==> flow/design.v <==
`timescale 1ns / 1ps
module fifo(
    input        clk,
    input        rst,
    input  [7:0] w_data,
    input        push,
    input        pop,
    output       full,
    output       empty,
    output [7:0] r_data
);
    wire [1:0] w_addr, r_addr;
    register_file U_Register_File(
        .clk(clk),
        .w_data(w_data),
        .w_addr(w_addr),
        .r_addr(r_addr),
        .wr_en(~full & push),
        .rd_en(~empty & pop),
        .r_data(r_data)
    );
    fifo_control_unit U_FIFO_CU(
        .clk(clk),
        .rst(rst),
        .push(push),
        .pop(pop),
        .r_addr(r_addr),
        .w_addr(w_addr),
        .full(full),
        .empty(empty)
    );
endmodule
module register_file (
    input        clk,
    input [7:0]  w_data,
    input [1:0]  w_addr,
    input [1:0]  r_addr,
    input        wr_en,
    input        rd_en,
    output [7:0] r_data
);
    reg [7:0] mem[0:3];
    always @(posedge clk) begin
        if (wr_en) begin
            mem[w_addr] <= w_data;
        end  
    end
    assign r_data = (rd_en) ? mem[r_addr]: 8'hz;
endmodule
module fifo_control_unit (
    input        clk,
    input        rst,
    input        push,
    input        pop,
    output [1:0] r_addr,
    output [1:0] w_addr,
    output       full,
    output       empty
);
    reg [1:0] wptr_reg, wptr_next;
    reg [1:0] rptr_reg, rptr_next;
    reg       full_reg, full_next;
    reg       empty_reg, empty_next;
    assign w_addr = wptr_reg;
    assign r_addr = rptr_reg;
    assign full = full_reg;
    assign empty = empty_reg;
    always @(posedge clk, posedge rst) begin
        if(rst) begin
            wptr_reg  <= 0;
            rptr_reg  <= 0;
            full_reg  <= 1'b0;
            empty_reg <= 1'b1;
        end else begin
            wptr_reg  <= wptr_next;
            rptr_reg  <= rptr_next;
            full_reg  <= full_next;
            empty_reg <= empty_next;
        end
    end
    always @(*) begin
        wptr_next  = wptr_reg;
        rptr_next  = rptr_reg;
        full_next  = full_reg;
        empty_next = empty_reg;
        case ({push,pop})
            2'b01: begin
                if (!empty_reg) begin
                    rptr_next = rptr_reg + 1;
                    full_next = 1'b0;
                    if (wptr_reg == rptr_next) begin
                        empty_next = 1'b1;
                    end
                end
            end
            2'b10: begin
                if (!full_reg) begin
                    wptr_next = wptr_reg + 1;
                    empty_next = 1'b0;
                    if (wptr_next == rptr_reg) begin
                        full_next = 1'b1;
                    end
                end
            end
            2'b11: begin
                if (empty_reg) begin
                    wptr_next = wptr_reg + 1;
                    empty_next = 1'b0;
                end else if (full_reg) begin
                    rptr_next = rptr_reg  + 1;
                    full_next = 1'b0;
                end else begin
                    wptr_next = wptr_reg + 1;
                    rptr_next = rptr_reg + 1;
                end
            end
        endcase
    end
endmodule
`timescale 1ns / 1ps
module uart_fifo_loopback (
    input  clk,
    input  rst,
    input  rx,
    output tx
);
    wire w_b_tick, w_rx_done;
    wire w_lp_pop,w_lp_push, w_tx_start, w_tx_busy;
    wire [7:0] w_rx_data, w_tx_data, w_loop_back_data;
    uart U_UART(
        .clk(clk),
        .rst(rst),
        .rx(rx),
        .tx_start(~w_tx_start),
        .tx_data(w_tx_data),
        .tx(tx),
        .tx_busy(w_tx_busy),
        .rx_data(w_rx_data),
        .rx_busy(),
        .rx_done(w_rx_done)
    );
    fifo U_UART_TX_FIFO(
        .clk(clk),
        .rst(rst),
        .w_data(w_loop_back_data),
        .push(~w_lp_push),
        .pop(~w_tx_busy),
        .full(w_lp_pop),
        .empty(w_tx_start),
        .r_data(w_tx_data)
    );
    fifo U_UART_RX_FIFO(
        .clk(clk),
        .rst(rst),
        .w_data(w_rx_data),
        .push(w_rx_done),
        .pop(~w_lp_pop),
        .full(),
        .empty(w_lp_push),
        .r_data(w_loop_back_data)
    );
endmodule
module uart(
    input        clk,
    input        rst,
    input        rx,
    input        tx_start,
    input [7:0]  tx_data,
    output       tx,
    output       tx_busy,
    output [7:0] rx_data,
    output       rx_busy,
    output       rx_done
);
    wire w_b_tick;  
    baud_tick_gen U_Baud_Tick_Gen(
        .clk(clk),
        .rst(rst),
        .b_tick(w_b_tick)
    );
    uart_rx U_UART_RX(
        .clk(clk),
        .rst(rst),
        .b_tick(w_b_tick),
        .rx(rx),
        .rx_data(rx_data),
        .rx_busy(rx_busy),
        .rx_done(rx_done)
    );
    uart_tx U_UART_TX(
        .clk(clk),
        .rst(rst),
        .start(tx_start),
        .b_tick(w_b_tick),
        .tx_data(tx_data),
        .tx_busy(tx_busy),
        .tx(tx)
    );
endmodule
module ascii_sender(
    input clk,
    input rst,
    input btn_start,
    input tx_busy,
    output send_start,
    output [7:0] ascii_data
);
    parameter IDLE = 0, SEND = 1;
    reg state;
    reg [2:0]send_count;
    reg [7:0] r_ascii_data[0:4];
    reg r_send;
    assign ascii_data = r_ascii_data[send_count];
    assign send_start = r_send;
    always @(posedge clk or posedge rst) begin
        if (rst) begin
            state <= IDLE;
            r_send <= 0;
            send_count <= 0;
            r_ascii_data[0] <= "h";  
            r_ascii_data[1] <= "e";  
            r_ascii_data[2] <= "l";  
            r_ascii_data[3] <= "l";  
            r_ascii_data[4] <= "o";  
        end else begin
            case(state)
                IDLE: begin
                    send_count <= 0;
                    r_send <= 1'b0;
                    if(btn_start)begin
                        state <= SEND;
                        r_send <= 1'b1;
                    end
                end
                SEND: begin
                    r_send <= 1'b0;  
                    if(!tx_busy && !r_send)begin
                            send_count <= send_count + 1;
                            r_send <= 1'b1;
                        if(send_count == 3'h4) begin
                            r_send <= 1'b0;
                            state <= IDLE;
                            send_count <= 0;
                        end
                        else state <= SEND;
                    end
                end
                default: state <= IDLE;
            endcase
        end
    end
endmodule
module uart_rx (
    input clk,
    input rst,
    input b_tick,
    input rx,
    output [7:0] rx_data,
    output rx_busy,
    output rx_done
);
    localparam[1:0] IDLE = 2'b00, START = 2'b01, DATA = 2'b10, STOP = 2'b11;
    reg [1:0] state_reg, state_next;
    reg [3:0] b_tick_cnt_reg, b_tick_cnt_next;  
    reg [2:0] bit_cnt_reg, bit_cnt_next;
    reg [7:0] rx_data_reg, rx_data_next;
    reg rx_done_reg, rx_done_next;
    reg rx_busy_reg, rx_busy_next;
    assign rx_data = rx_data_reg;
    assign rx_done = rx_done_reg;
    assign rx_busy = rx_busy_reg;
    always @(posedge clk, posedge rst) begin
        if(rst) begin
            state_reg      <= IDLE;
            b_tick_cnt_reg <= 0;
            bit_cnt_reg    <= 0;
            rx_data_reg    <= 0;
            rx_busy_reg    <= 0;
            rx_done_reg    <= 0;
        end else begin
            state_reg      <= state_next;
            b_tick_cnt_reg <= b_tick_cnt_next;
            bit_cnt_reg <= bit_cnt_next;
            rx_data_reg <= rx_data_next;
            rx_busy_reg <= rx_busy_next;
            rx_done_reg <= rx_done_next;
        end
    end
    always @(*) begin
        state_next      = state_reg;
        b_tick_cnt_next = b_tick_cnt_reg;
        bit_cnt_next    = bit_cnt_reg;
        rx_busy_next    = rx_busy_reg;
        rx_done_next    = rx_done_reg;
        rx_data_next    = rx_data_reg;
        case (state_reg)
            IDLE: begin
                rx_done_next = 1'b0;
                if (rx == 1'b0) begin  
                    bit_cnt_next  = 0;
                    b_tick_cnt_next = 0;
                    rx_busy_next    = 1'b1;
                    state_next       = START;
                end
            end
            START: begin
                if (b_tick == 1'b1) begin
                    if (b_tick_cnt_reg == 7) begin
                        b_tick_cnt_next = 0;
                        state_next      = DATA;
                    end else begin
                        b_tick_cnt_next = b_tick_cnt_reg + 1;
                    end
                end
            end
            DATA: begin
                if (b_tick == 1'b1) begin
                    if (b_tick_cnt_reg == 15) begin
                        b_tick_cnt_next = 0;
                        rx_data_next = {rx, rx_data_reg[7:1]};
                        if (bit_cnt_reg == 7) begin
                            state_next   = STOP;
                        end else begin
                            bit_cnt_next = bit_cnt_reg + 1;
                        end
                    end else begin
                        b_tick_cnt_next = b_tick_cnt_reg + 1;
                    end
                end
            end
            STOP: begin
                if (b_tick == 1'b1) begin
                    if (b_tick_cnt_reg == 15) begin
                        rx_done_next    = 1'b1;
                        rx_busy_next    = 1'b0;
                        state_next      = IDLE;
                    end else begin
                        b_tick_cnt_next = b_tick_cnt_reg + 1;
                    end
                end
            end
        endcase
    end
endmodule
module uart_tx (
    input clk,
    input rst,
    input start,
    input b_tick,
    input [7:0] tx_data,
    output tx_busy,
    output tx
);
    parameter [2:0] IDLE = 0, WAIT = 1, START = 2, DATA = 3, STOP = 4;
    reg [2:0] c_state, n_state;
    reg c_tx_busy, n_tx_busy, c_tx, n_tx;
    reg [3:0] c_bit_cnt,n_bit_cnt;
    reg [3:0] tick_cnt_reg, tick_cnt_next;
    reg [7:0] data_reg, data_next;
    assign tx = c_tx;
    assign tx_busy = c_tx_busy;
    always @(posedge clk, posedge rst) begin 
        if(rst) begin
            c_state <= IDLE;
            c_tx <= 1'b1;
            c_tx_busy <= 1'b0;
            c_bit_cnt <= 3'b000;
            tick_cnt_reg <= 4'h0;
            data_reg <= 8'h00;
        end else begin
            c_state <= n_state;
            c_tx <= n_tx;
            c_tx_busy <= n_tx_busy;
            c_bit_cnt <= n_bit_cnt;
            tick_cnt_reg <= tick_cnt_next;
            data_reg <= data_next;
        end
    end
    always @(*) begin
        n_state = c_state;
        n_tx = c_tx;
        n_tx_busy = c_tx_busy;
        n_bit_cnt = c_bit_cnt;
        tick_cnt_next = tick_cnt_reg;  
        data_next = data_reg;
        case(c_state)
            IDLE:begin
                n_tx = 1'b1;
                tick_cnt_next = 4'h0;
                if(start == 1) begin
                    n_state = WAIT;
                    n_tx_busy = 1'b1;  
                    data_next = tx_data;
                end
            end
            WAIT:begin
                if(b_tick == 1)begin
                    n_state = START;
                end 
            end
            START:begin
                n_tx = 1'b0;
                n_bit_cnt = 0;
                if(b_tick == 1)begin
                    if (tick_cnt_reg == 15) begin
                        n_state = DATA;
                        tick_cnt_next = 4'h0;
                    end else begin
                        tick_cnt_next = tick_cnt_reg + 1;
                    end
                end
            end
            DATA:begin
                n_tx = data_reg[0];  
                if(b_tick==1)begin
                    if (tick_cnt_reg == 15) begin
                        data_next = data_reg >> 1;  
                        tick_cnt_next = 4'h0;
                        if(n_bit_cnt == 7)begin
                            n_state = STOP;
                        end else begin
                            n_bit_cnt = c_bit_cnt + 1;
                            n_state = DATA;
                        end
                    end else begin
                        tick_cnt_next = tick_cnt_reg + 1;
                    end
                end
            end
            STOP:begin
                n_tx = 1'b1;
                if(b_tick == 1)begin
                    if (tick_cnt_reg == 15) begin
                        n_state = IDLE;
                        n_tx_busy = 1'b0;
                    end else begin
                        tick_cnt_next = tick_cnt_reg + 1;
                    end
                end 
            end
        endcase
    end
endmodule
module baud_tick_gen (
    input clk,
    input rst,
    output b_tick
);
    parameter BAUD_COUNT = 100_000_000/(9600 * 16);
    reg [$clog2(BAUD_COUNT)-1:0] r_counter;
    reg r_tick;
    always @(posedge clk, posedge rst) begin
        if(rst)begin
            r_counter <= 0;
            r_tick <= 0;
        end else begin
            if(r_counter == BAUD_COUNT - 1)begin
                r_tick <= 1'b1;
                r_counter <= 0;
            end else begin 
                r_counter <= r_counter +1;
                r_tick <= 1'b0;
            end
        end
    end
    assign b_tick = r_tick;
endmodule
# Step by step through the tools: uart_fifo_loopback
# Tool output for the design above, in the order of the flow.
# Line numbers count from 1 in the design file above.
# Operators: Yosys type, input widths -> output width; for muxes data width and select width s.
# Not given: -
[design]
top = "uart_fifo_loopback"
clock = "clk"
cell_library = "sky130hd"
corner = "tt_025C_1v80"

# Word level
# Counts by Yosys on the flattened word-level netlist (proc, flatten, opt, wreduce; memories kept). Register bits leave out memories and registers merged into their read ports (data or address). Print and check cells are left out.
# Yosys's memory passes give these memory sizes; they may raise the number of words (mostly to a power of two), join words into wider ones and drop unused or constant bits.
[bits]
mem_bits_rw = 64
elab_cells = 219
memories = 2
inputBits = 3
output_inout_bits = 1
register_bits = 62
[memory_table]
columns = ["memory", "size", "width", "rd", "write_ports", "line_no", "rtl"]
rows = [
  ["U_UART_RX_FIFO.U_Register_File.mem", 4, 8, 1, 1, 42, "reg [7:0] mem[0:3];"],
  ["U_UART_TX_FIFO.U_Register_File.mem", 4, 8, 1, 1, 42, ""],
]
[classes]
n_mux = 91
equal = 48
logic = 11
add_sub_neg = 9
n_reduce_logical = 37
[ops]
columns = ["op", "count"]
rows = [
  ["$mux 8", 9],
  ["$mux 4", 14],
  ["$mux 3", 13],
  ["$mux 2", 18],
  ["$ne 2x2->1 const B", 17],
  ["$mux 1", 20],
  ["$ne 2x1->1 const B", 8],
  ["$reduce_and 4->1", 4],
  ["$pmux 8 s2", 1],
  ["$pmux 4 s4", 1],
  ["$pmux 3 s5", 1],
  ["$reduce_bool 2->1", 7],
  ["$eq 2x2->1 const B", 6],
  ["$reduce_and 2->1", 6],
  ["$reduce_or 2->1", 6],
  ["$add 4x1->4 const B", 3],
  ["$pmux 4 s3", 1],
  ["$add 10x1->10 const B", 1],
  ["$eq 10x10->1 const B", 1],
  ["$reduce_and 5->1", 2],
  ["$mux 10", 1],
  ["$reduce_bool 3->1", 3],
  ["$reduce_and 9->1", 1],
  ["$pmux 1 s3", 3],
  ["$not 1->1", 8],
  ["$add 2x1->2 const B", 4],
  ["$eq 2x2->1", 4],
  ["$eq 4x3->1 const B", 2],
]
# Other operator kinds: 19; their cells: 31.

# Longest topological paths
# Longest topological path by Yosys (ltp), each cell counted once; first at word level (registers and memories cut), then after technology mapping (sequential cells cut; the memories' decode and read muxes count).
[depth]
ltp_word = 5
abc_area = 0
ltp_mapped = 7
mapped_depth_nobuf = 6

# Mapped cells and area
# Yosys stat after the flow's synthesis: flattened, memories mapped to cells. It holds for the ABC_AREA given above (unset counts as 0); a run with the other value may have another netlist.
# Totals and module areas in this step are rounded.
[types]
columns = ["cell_type", "count", "type_area_um2"]
rows = [
  ["sky130_fd_sc_hd__edfxtp_1", 64, 1.92E+03],
  ["sky130_fd_sc_hd__dfrtp_1", 61, 1.53E+03],
  ["sky130_fd_sc_hd__mux4_2", 16, 360.346],
  ["sky130_fd_sc_hd__ha_1", 15, 187.68],
  ["sky130_fd_sc_hd__dfstp_2", 5, 131.376],
  ["sky130_fd_sc_hd__nand2_1", 35, 131.376],
  ["sky130_fd_sc_hd__mux2_2", 11, 123.869],
  ["sky130_fd_sc_hd__o21ai_0", 22, 110.106],
  ["sky130_fd_sc_hd__xnor2_1", 12, 105.101],
  ["sky130_fd_sc_hd__nor2_1", 25, 93.84],
  ["sky130_fd_sc_hd__inv_1", 23, 86.333],
  ["sky130_fd_sc_hd__and2_1", 11, 68.816],
  ["sky130_fd_sc_hd__nand3_1", 13, 65.062],
  ["sky130_fd_sc_hd__a31oi_1", 10, 62.56],
  ["sky130_fd_sc_hd__xor2_1", 6, 52.55],
  ["sky130_fd_sc_hd__mux2i_1", 4, 40.038],
  ["sky130_fd_sc_hd__clkbuf_1", 10, 37.536],
  ["sky130_fd_sc_hd__nor2b_1", 6, 37.536],
]
# Other cell types: 37; their cells: 66.
[mapped]
ff_cells = 130
stdcells = 415
buf_cells = 16
seq_area_um2 = 3580
mapped_area_um2 = 5662
# By module: a second synthesis without flattening, with its own total; a netlist apart from the flattened one above.
[unflattened]
hier_cells = 418
hier_area_um2 = 5853
# Rows give one instance, submodules left out.
[modules]
columns = ["mod", "n_cells", "mod_seq_area_um2", "n_inst", "mod_area_um2"]
rows = [
  ["register_file", 46, 960.9, 2, 1189],
  ["uart_tx", 119, 578.1, 1, 1206],
  ["uart_rx", 97, 526.8, 1, 1021],
  ["fifo_control_unit", 27, 151.4, 2, 312.8],
  ["baud_tick_gen", 48, 275.3, 1, 553.0],
  ["fifo", 2, 0.0, 2, 27.5],
  ["uart_fifo_loopback", 4, 0.0, 1, 15.0],
  ["uart", 0, 0.0, 1, 0.0],
]

# Path before layout
# Source: OpenSTA report_checks on the synthesized netlist (no wires, ideal clock, input and output delay 20% of the period each), path of least setup slack; recovery checks are left aside. Register names are those of the netlist, which keeps one name where synthesis merged equal registers.
[synth_timing]
path_type = "reg-to-reg"
startpoint = "reg U_UART.U_UART_RX.b_tick_cnt_reg[0]"
endpoint = "reg U_UART.U_UART_RX.rx_data_reg[7]"
t_first_pin_ps = 0
slack_ps = 1147
arrival_time_ps = 1738
driving_pins = 5
n_path_buf = 0
required_time_ps = 2885
setup_ps = 125
delay_ps = 1863
clock_period_ps = 3010
synth_period_reached_ps = 1863
# "delay_ps" is the arrival time less input delay plus setup time.
# "driving_pins": output pins that drive a net of the path, with the launching flip-flop's if there is one; two outputs of one cell count as two.
# "synth_period_reached_ps" is the clock period less the worst setup slack; recovery checks do not enter. This is arithmetic on one report: input and output delays are still those of the set period (20% each).
# The rows between start and end are the longest chain of elaborated cells between them; the timing report does not say that the signal goes this way. Where chains are equally long, one stands for them.
# Each line given opens the expression or statement behind the cell; cells for indexed reads and writes are added by Yosys, which also makes memories of some case tables.
[synth_between]
cell_sequence = "sky130_fd_sc_hd__dfrtp_1 -> sky130_fd_sc_hd__ha_1 -> sky130_fd_sc_hd__nand4_4 -> sky130_fd_sc_hd__a2111oi_4 -> sky130_fd_sc_hd__mux2_2"
elab_chain_len = 4
cone_cells = 6
classes_between = "eq/ne (2); mux (3); reduce/logical (1)"
[synth_rtl]
columns = ["item", "line_no", "rtl"]
rows = [
  ["start, declared", 264, "reg [3:0] b_tick_cnt_reg, b_tick_cnt_next;"],
  ["start, assigned", 275, "b_tick_cnt_reg <= 0;"],
  ["start, assigned", 282, "b_tick_cnt_reg <= b_tick_cnt_next;"],
  ["$eq 4x4->1", 318, "if (b_tick_cnt_reg == 15) begin"],
  ["$mux 8", 318, ""],
  ["$mux 8", 317, "if (b_tick == 1'b1) begin"],
  ["$mux 8", 296, "case (state_reg)"],
  ["end, assigned", 277, "rx_data_reg    <= 0;"],
  ["end, assigned", 284, "rx_data_reg <= rx_data_next;"],
  ["end, declared", 266, "reg [7:0] rx_data_reg, rx_data_next;"],
]

# Path in the finished layout
# From the final timing report of flow run A: the path of least setup slack in the routed layout; clock arrival at registers is part of the times.
# The path's times are printed in steps of 10 ps; the period is the one set.
[layout_timing]
path_type = "reg-to-reg"
startpoint = "reg U_UART.U_UART_RX.b_tick_cnt_reg[1]"
endpoint = "reg U_UART.U_UART_RX.rx_data_reg[0]"
arrival_time_ps = 1920
setup_ps = 110
slack_ps = -180
required_time_ps = 1740
t_first_pin_ps = 410
driving_pins = 6
clock_period_ps = 1450
n_path_buf = 1
# The rows between start and end are the longest chain of elaborated cells between them; the timing report does not say that the signal goes this way. Where chains are equally long, one stands for them.
[layout_between]
cell_sequence = "sky130_fd_sc_hd__dfrtp_1 -> sky130_fd_sc_hd__ha_4 -> sky130_fd_sc_hd__nand4_4 -> sky130_fd_sc_hd__a2111oi_4 -> sky130_fd_sc_hd__buf_6 -> sky130_fd_sc_hd__mux2_2"
elab_chain_len = 4
cone_cells = 6
classes_between = "eq/ne (2); mux (3); reduce/logical (1)"
[layout_rtl]
columns = ["item", "line_no", "rtl"]
rows = [
  ["start, declared", 264, "reg [3:0] b_tick_cnt_reg, b_tick_cnt_next;"],
  ["start, assigned", 275, "b_tick_cnt_reg <= 0;"],
  ["start, assigned", 282, "b_tick_cnt_reg <= b_tick_cnt_next;"],
  ["$eq 4x4->1", 318, "if (b_tick_cnt_reg == 15) begin"],
  ["$mux 8", 318, ""],
  ["$mux 8", 317, "if (b_tick == 1'b1) begin"],
  ["$mux 8", 296, "case (state_reg)"],
  ["end, assigned", 277, "rx_data_reg    <= 0;"],
  ["end, assigned", 284, "rx_data_reg <= rx_data_next;"],
  ["end, declared", 266, "reg [7:0] rx_data_reg, rx_data_next;"],
]

# Module uart_fifo_loopback, platform sky130hd: 2 stored runs of the flow (Yosys, OpenROAD) with differing settings, in no particular order. Input and output delays are each 20% of the period that was set; the output load is 0.01 pF.
# "achievedPeriod_ps" means the clock period less the worst setup slack. The figure is calculated, with input and output delays left at 20% of the set period.
# "timing.worst_path_ps": the worst setup path's part of the clock period (all of it between registers, 20% less for each end at a port) less its slack. A launch clock that arrives late makes it longer, a capture clock that arrives late makes it shorter.
# By "fin_power_w" is meant OpenSTA's value without simulated activity: inputs other than the clock are taken to toggle once in ten clock periods, and the tool carries that through the logic.
# "timing.worst_path_ps" is known to 10 ps.
# The measured numbers are rounded.

[[run]]
name = "flow run A"
[run.settings]
period_ns = 1.45
CAP_MARGIN = 20
CORE_MARGIN = 2
CORE_UTILIZATION = 40
SLEW_MARGIN = 20
[run.results]
yosys.chip_area_um2 = 5662
final_die_area_um2 = 15120
finalCellArea_um2 = 7258
layout_utilization_pct = 52.5
timing.setup.ws_ps = -178
setup_tns_ps = -1684
fin_power_w = 0.008247
achievedPeriod_ps = 1628
timing.worst_path_ps = 1630
worst_setup_path_type = "reg-to-reg"

[[run]]
name = "flow run B"
[run.settings]
period_ns = 2.12
CORE_UTILIZATION = 19
SETUP_SLACK_MARGIN = 0.42
PLACE_DENSITY_LB_ADDON = 0.15
CORE_MARGIN = 7
ABC_AREA = 0
GPL_TIMING_DRIVEN = 1
GPL_ROUTABILITY_DRIVEN = 0
CAP_MARGIN = 35
MAX_ROUTING_LAYER = "met5"
SLEW_MARGIN = 20
[run.results]
yosys.chip_area_um2 = 5662
final_die_area_um2 = 34830
finalCellArea_um2 = 6919
layout_utilization_pct = 23.5
timing.setup.ws_ps = 461
setup_tns_ps = 0
fin_power_w = 0.005498
achievedPeriod_ps = 1659
timing.worst_path_ps = 1660
worst_setup_path_type = "reg-to-reg"
